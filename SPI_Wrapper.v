==> flow/design.v <==
module RAM_FINAL #( parameter MEM_DEPTH = 256 , ADDR_SIZE = 8)
(
    input clk , rst , rx_valid ,
    input [0:9] din , 
    output reg tx_valid , 
    output reg [0:7] dout
);
reg [0 : ADDR_SIZE -1 ] mem [0 : MEM_DEPTH -1];
reg [0:7] internal_address_write;
reg [0:7] internal_address_read;
integer k;
integer i;  
always @ (posedge clk or negedge rst)
begin
    if (!rst)
    begin
        for (i=0 ; i<MEM_DEPTH ; i = i+1)
        begin mem [i] <= 1'd0;
        end
        internal_address_read <= 1'd0;
        internal_address_write <= 1'd0;
        tx_valid <= 1'd0;
        dout <= 1'd0;
        k <= 0;
        i <= 0;
    end
    else if (rx_valid)
    begin
        case (din[0:1])
            2'b00: begin
                internal_address_write <= din[2:9];
                tx_valid <= 1'b0;
                k <= 0;
            end
            2'b01: begin
                mem [internal_address_write] <= din[2:9];
                tx_valid <= 1'b0;
                k <= 0;
            end
            2'b10: begin
                internal_address_read <= din[2:9];
                k <= 0;
            end
            2'b11: begin
                dout <= mem [internal_address_read];
                tx_valid <= 1'b1;
                i <= 1;
            end
        endcase
    end
    else if ( k<8 && i == 1)
    begin
    tx_valid <= 1'b1;
    k <= k+1;
    end
    else tx_valid <= 1'b0;
end
endmodule
module SPI_SLAVE_FINAL(
    input MOSI , clk , rst ,
    tx_valid , ss_n ,
    input [0:7] tx_data ,
    output reg MISO , rx_valid ,
    output reg [0:9] rx_data );
integer i;
reg [1:0] cs;
localparam IDLE = 2'b00, 
CHK_CMD = 2'b01, 
WRITE = 2'b10;
always @ (posedge clk or negedge rst)
begin
if (!rst)
    begin
        MISO <= 1'b0;
        rx_valid <= 1'b0;
        rx_data <= 10'b0;
        cs <= IDLE;
        i <= 0;
    end
else
    begin
        case(cs)
            IDLE:
            begin
                if (ss_n) begin
                cs <= IDLE;
                rx_valid <= 1'b0;
                rx_data <= 10'b0;
                i <= 0;
                MISO <= 1'b0;
                end
                else if (!ss_n)
                begin 
                cs <= CHK_CMD;
                rx_valid <= 1'b0;
                rx_data <= 10'b0;
                i <= 0;
                MISO <= 1'b0;
                end
            end
            CHK_CMD:
            begin
                if (ss_n) cs <= IDLE;
                else if (tx_valid)
                begin
                    MISO <= tx_data[i];
                    if (i<8)
                    begin
                        i <= i+1;
                        cs <= CHK_CMD;
                    end
                    else cs <= IDLE;
                end
                else cs <= WRITE;
            end       
            WRITE:
            begin
                if (ss_n) 
                begin
                    if (i == 9)
                    begin
                    rx_data[i] <= MOSI;
                    rx_valid <= 1'b1;
                    cs <= IDLE;
                    end
                    else cs <= IDLE;
                end
                else
                begin
                    rx_data[i] <= MOSI;
                    if (i<9)
                    begin
                        i <= i+1;
                        cs <= WRITE;
                    end
                    else 
                    begin
                        rx_valid <= 1'b1;
                        i <= 0;
                        cs <= IDLE;
                    end
                end
            end
        endcase
    end
end
endmodule
module SPI_Wrapper_FINAL (
    input MOSI , clk , rst , ss_n ,
    output MISO );
wire [0:9] w1_rx_data;
wire [0:7] w2_tx_data;
wire tx_valid_w3;
wire rx_valid_w4;
SPI_SLAVE_FINAL SPI ( .MOSI(MOSI) , 
.clk(clk) , 
.rst(rst) , 
.tx_valid(tx_valid_w3) ,
.ss_n(ss_n) ,
.tx_data(w2_tx_data) , 
.MISO(MISO) , 
.rx_valid(rx_valid_w4) , 
.rx_data(w1_rx_data) );
RAM_FINAL u_Ram ( .clk(clk) ,
.rst(rst) , 
.rx_valid(rx_valid_w4) , 
.din(w1_rx_data) , 
.dout(w2_tx_data) , 
.tx_valid(tx_valid_w3) );
endmodule
Tool chain data of SPI_Wrapper_FINAL:

What the tools print for SPI_Wrapper_FINAL, step after step.
Line numbers count from 1 in the design file above.
Not given: -

* top module: SPI_Wrapper_FINAL
* clock input: clk
* cell library: sky130hd
* library corner: tt_025C_1v80

Elaborated design:

Source: Yosys, flattened and elaborated. Widths are those after wreduce. Registers that Yosys merges into a memory's read port (data or address) are not register bits. Print and check cells do not count. Equal cells are merged and count once.

* order comparisons: 3
* bitwise operators: 3
* reduce/logical cells: 275
* equality and inequality tests: 524
* shift operators: 3
* add/subtract/negate cells: 5
* muxes and demuxes: 30

Operators by type and width (number)
* 8-bit equality test (second input constant): 256
* 8-bit parallel mux with 256-bit select: 1
* 8-bit by 7-bit equality test with 1-bit output (second input constant): 128
* 3-bit AND reduction: 258
* 8-bit by 6-bit equality test with 1-bit output (second input constant): 64
* 8-bit by 5-bit equality test with 1-bit output (second input constant): 32
* 32-bit two-way mux: 8
* 8-bit by 4-bit equality test with 1-bit output (second input constant): 16
* 32-bit by 5-bit < comparator with 1-bit output (second input constant): 3
* 32-bit parallel mux with 3-bit select: 1
* 32-bit by 2-bit adder with 32-bit output (second input constant): 2
* 8-bit by 3-bit equality test with 1-bit output (second input constant): 8
* 1-bit by 33-bit variable shift with 10-bit output: 1
* 1-bit by 33-bit variable shift with 10-bit output (first input constant): 1
* 33-bit negator: 1
* 5-bit by 32-bit subtractor with 33-bit output (first input constant): 1
* 32-bit by 5-bit equality test with 1-bit output (second input constant): 1
* 4-bit by 32-bit subtractor with 32-bit output (first input constant): 1
* 8-bit by 2-bit equality test with 1-bit output (second input constant): 4
* 8-bit by 32-bit variable part select with 1-bit output: 1
* 10-bit parallel mux with 2-bit select: 1
* 10-bit two-way mux: 2
* 8-bit by 1-bit equality test with 1-bit output (second input constant): 2
* 8-bit zero test: 2
* 10-bit bitwise AND: 1
* 10-bit OR: 1
* 10-bit inverter: 1
* 2-bit AND reduction: 5

Not listed: further kinds 17, cells in them 40.

* word-level cells: 1110
* input port bits: 4
* flip-flop bits (word level): 2152
* output and inout port bits: 1

Longest topological paths:

Longest topological path by Yosys (ltp), each cell counted once; first at word level (registers and memories cut), then after technology mapping (sequential cells cut; the memories' decode and read muxes count).

* word-level depth: 9
* ABC_AREA: 0
* depth in mapped cells: 14
* mapped depth without buffers: 11

Netlist:

The flow's flattened synthesis, as Yosys stat reports it; memories are mapped. The netlist is that of the ABC_AREA named above (0 if unset); the other value can give another one.

Cell types
* sky130_fd_sc_hd__dfrtp_1: number 2152, total area 5.39E+04 um2
* sky130_fd_sc_hd__mux2_2: number 2065, total area 2.33E+04 um2
* sky130_fd_sc_hd__a22oi_1: number 624, total area 4.68E+03 um2
* sky130_fd_sc_hd__nor2_1: number 472, total area 1.77E+03 um2
* sky130_fd_sc_hd__clkbuf_1: number 467, total area 1.75E+03 um2
* sky130_fd_sc_hd__a32oi_1: number 157, total area 1.38E+03 um2
* sky130_fd_sc_hd__nand2_1: number 281, total area 1.05E+03 um2
* sky130_fd_sc_hd__o22ai_1: number 151, total area 944.656 um2
* sky130_fd_sc_hd__nand4_1: number 106, total area 663.136 um2
* sky130_fd_sc_hd__a22o_1: number 71, total area 621.846 um2
* sky130_fd_sc_hd__a222oi_1: number 59, total area 590.566 um2
* sky130_fd_sc_hd__nand3_1: number 102, total area 510.49 um2
* sky130_fd_sc_hd__nor4_1: number 81, total area 506.736 um2
* sky130_fd_sc_hd__a221oi_1: number 51, total area 446.678 um2
* sky130_fd_sc_hd__nor3_1: number 84, total area 420.403 um2
* sky130_fd_sc_hd__o21ai_0: number 71, total area 355.341 um2
* sky130_fd_sc_hd__a21oi_1: number 66, total area 330.317 um2
* sky130_fd_sc_hd__xor2_1: number 32, total area 280.269 um2

Not listed: further types 75, cells in them 497.

* mapped flip-flops: 2153
* area of sequential cells: 0.0538779 mm2
* buffers: 570
* chip area (Yosys): 0.097182 mm2
* cell count: 7589

The figures by module come from a second, unflattened synthesis with its own total; it is not the netlist above.

* cell total of the unflattened synthesis: 7754
* area total of the unflattened synthesis: 0.0981804 mm2

Each row is one instance without its submodules.

Modules
* RAM_FINAL: cells 7332, times used 1, area 0.094632 mm2, sequential area 0.0527005 mm2
* SPI_SLAVE_FINAL: cells 422, times used 1, area 0.0035484 mm2, sequential area 0.0011774 mm2
* SPI_Wrapper_FINAL: cells 0, times used 1, area 0 mm2, sequential area 0 mm2

Timing after synthesis:

Source: OpenSTA report_checks on the synthesized netlist (no wires, ideal clock, input and output delay 20% of the period each), path of least setup slack; recovery checks are left aside. Register names are those of the netlist, which keeps one name where synthesis merged equal registers.

* path type: register to register
* start point: reg SPI.i[0]
* end point: reg SPI.rx_data[7]
* launch time at the first pin: 0.000 ns
* stages: 14
* required time: 4.615 ns
* buffers on the path: 2
* path delay: 3.333 ns
* arrival: 3.208 ns
* path slack: 1.407 ns
* library setup time: 0.125 ns
* period: 4.74 ns
* synthesis period reached: 3.333 ns

"path delay" is the arrival time less input delay plus setup time.
"stages" counts driving pins, that of a launching flip-flop among them; a cell with two outputs on the path counts twice.
"synthesis period reached" is the clock period less the worst setup slack; recovery checks do not enter. This is arithmetic on one report: input and output delays are still those of the set period (20% each).
The rows between start and end are the longest chain of elaborated cells between them; the timing report does not say that the signal goes this way. Where chains are equally long, one stands for them.
A line is the first line of the expression or statement that the cell stems from. Yosys adds cells for indexed reads and writes and turns some case tables into memories.
At most two assigning lines are given for a register; there are more.

* path through: sky130_fd_sc_hd__dfrtp_1 sky130_fd_sc_hd__buf_4 sky130_fd_sc_hd__inv_1 sky130_fd_sc_hd__ha_1 sky130_fd_sc_hd__nor2b_1 sky130_fd_sc_hd__o2111ai_4 sky130_fd_sc_hd__clkbuf_1 sky130_fd_sc_hd__nor2_1 sky130_fd_sc_hd__o21ai_0 sky130_fd_sc_hd__or4_4 sky130_fd_sc_hd__a211oi_4 sky130_fd_sc_hd__and4_4 sky130_fd_sc_hd__nand4_2 sky130_fd_sc_hd__mux2i_1
* cells in the longest elaborated chain: 9
* elaborated cells on any way between the ends: 13
* those cells by class: add/sub: 2; eq/ne: 2; shift: 2; mux: 3; logic: 3; reduce/logical: 1

RTL lines, path after synthesis
* start: declaration: line 65 `integer i;`
* start: assignment: line 109 `i <= i+1;`
* start: assignment: line 133 `i <= i+1;`
* 5-bit by 32-bit subtractor with 33-bit output: line 122 `rx_data[i] <= MOSI;`
* 33-bit negator: line 122
* 1-bit by 33-bit variable shift with 10-bit output: line 122
* 10-bit inverter: line 122
* 10-bit bitwise AND: line 122
* 10-bit OR: line 122
* 10-bit two-way mux: line 120 `if (i == 9)`
* 10-bit two-way mux: line 118 `if (ss_n)`
* 10-bit parallel mux with 2-bit select: line 82 `case(cs)`
* end: assignment: line 76 `rx_data <= 10'b0;`
* end: assignment: line 88 `rx_data <= 10'b0;`
* end: declaration: line 64 `output reg [0:9] rx_data );`

# Flow runs of SPI_Wrapper_FINAL

2 stored runs of SPI_Wrapper_FINAL in the flow (synthesis by Yosys, layout by OpenROAD, sky130hd cells), in arbitrary order. Constraints: input delay and output delay 20% of the set period each, output load 0.01 pF.

### Entry A

Settings: `period_ns=2.65`, `CORE_UTILIZATION=70`, `SETUP_SLACK_MARGIN=0.49`, `PLACE_DENSITY=0.93`, `CORE_ASPECT_RATIO=1.77`, `CELL_PAD_IN_SITES_GLOBAL_PLACEMENT=1`, `TNS_END_PERCENT=15`, `GPL_TIMING_DRIVEN=1`, `CTS_CLUSTER_SIZE=29`, `CTS_CLUSTER_DIAMETER=131`, `CAP_MARGIN=20`, `CORE_MARGIN=2`, `SLEW_MARGIN=20`

Incomplete, routing halted on GRT-0116.

### Entry B

Settings: `period_ns=2.94`, `CORE_UTILIZATION=64`, `PLACE_DENSITY_LB_ADDON=0.05`, `CORE_MARGIN=5`, `CELL_PAD_IN_SITES_GLOBAL_PLACEMENT=2`, `GPL_ROUTABILITY_DRIVEN=0`, `SLEW_MARGIN=0`, `MAX_ROUTING_LAYER=met4`, `CAP_MARGIN=20`

Incomplete, routing halted on GRT-0116.
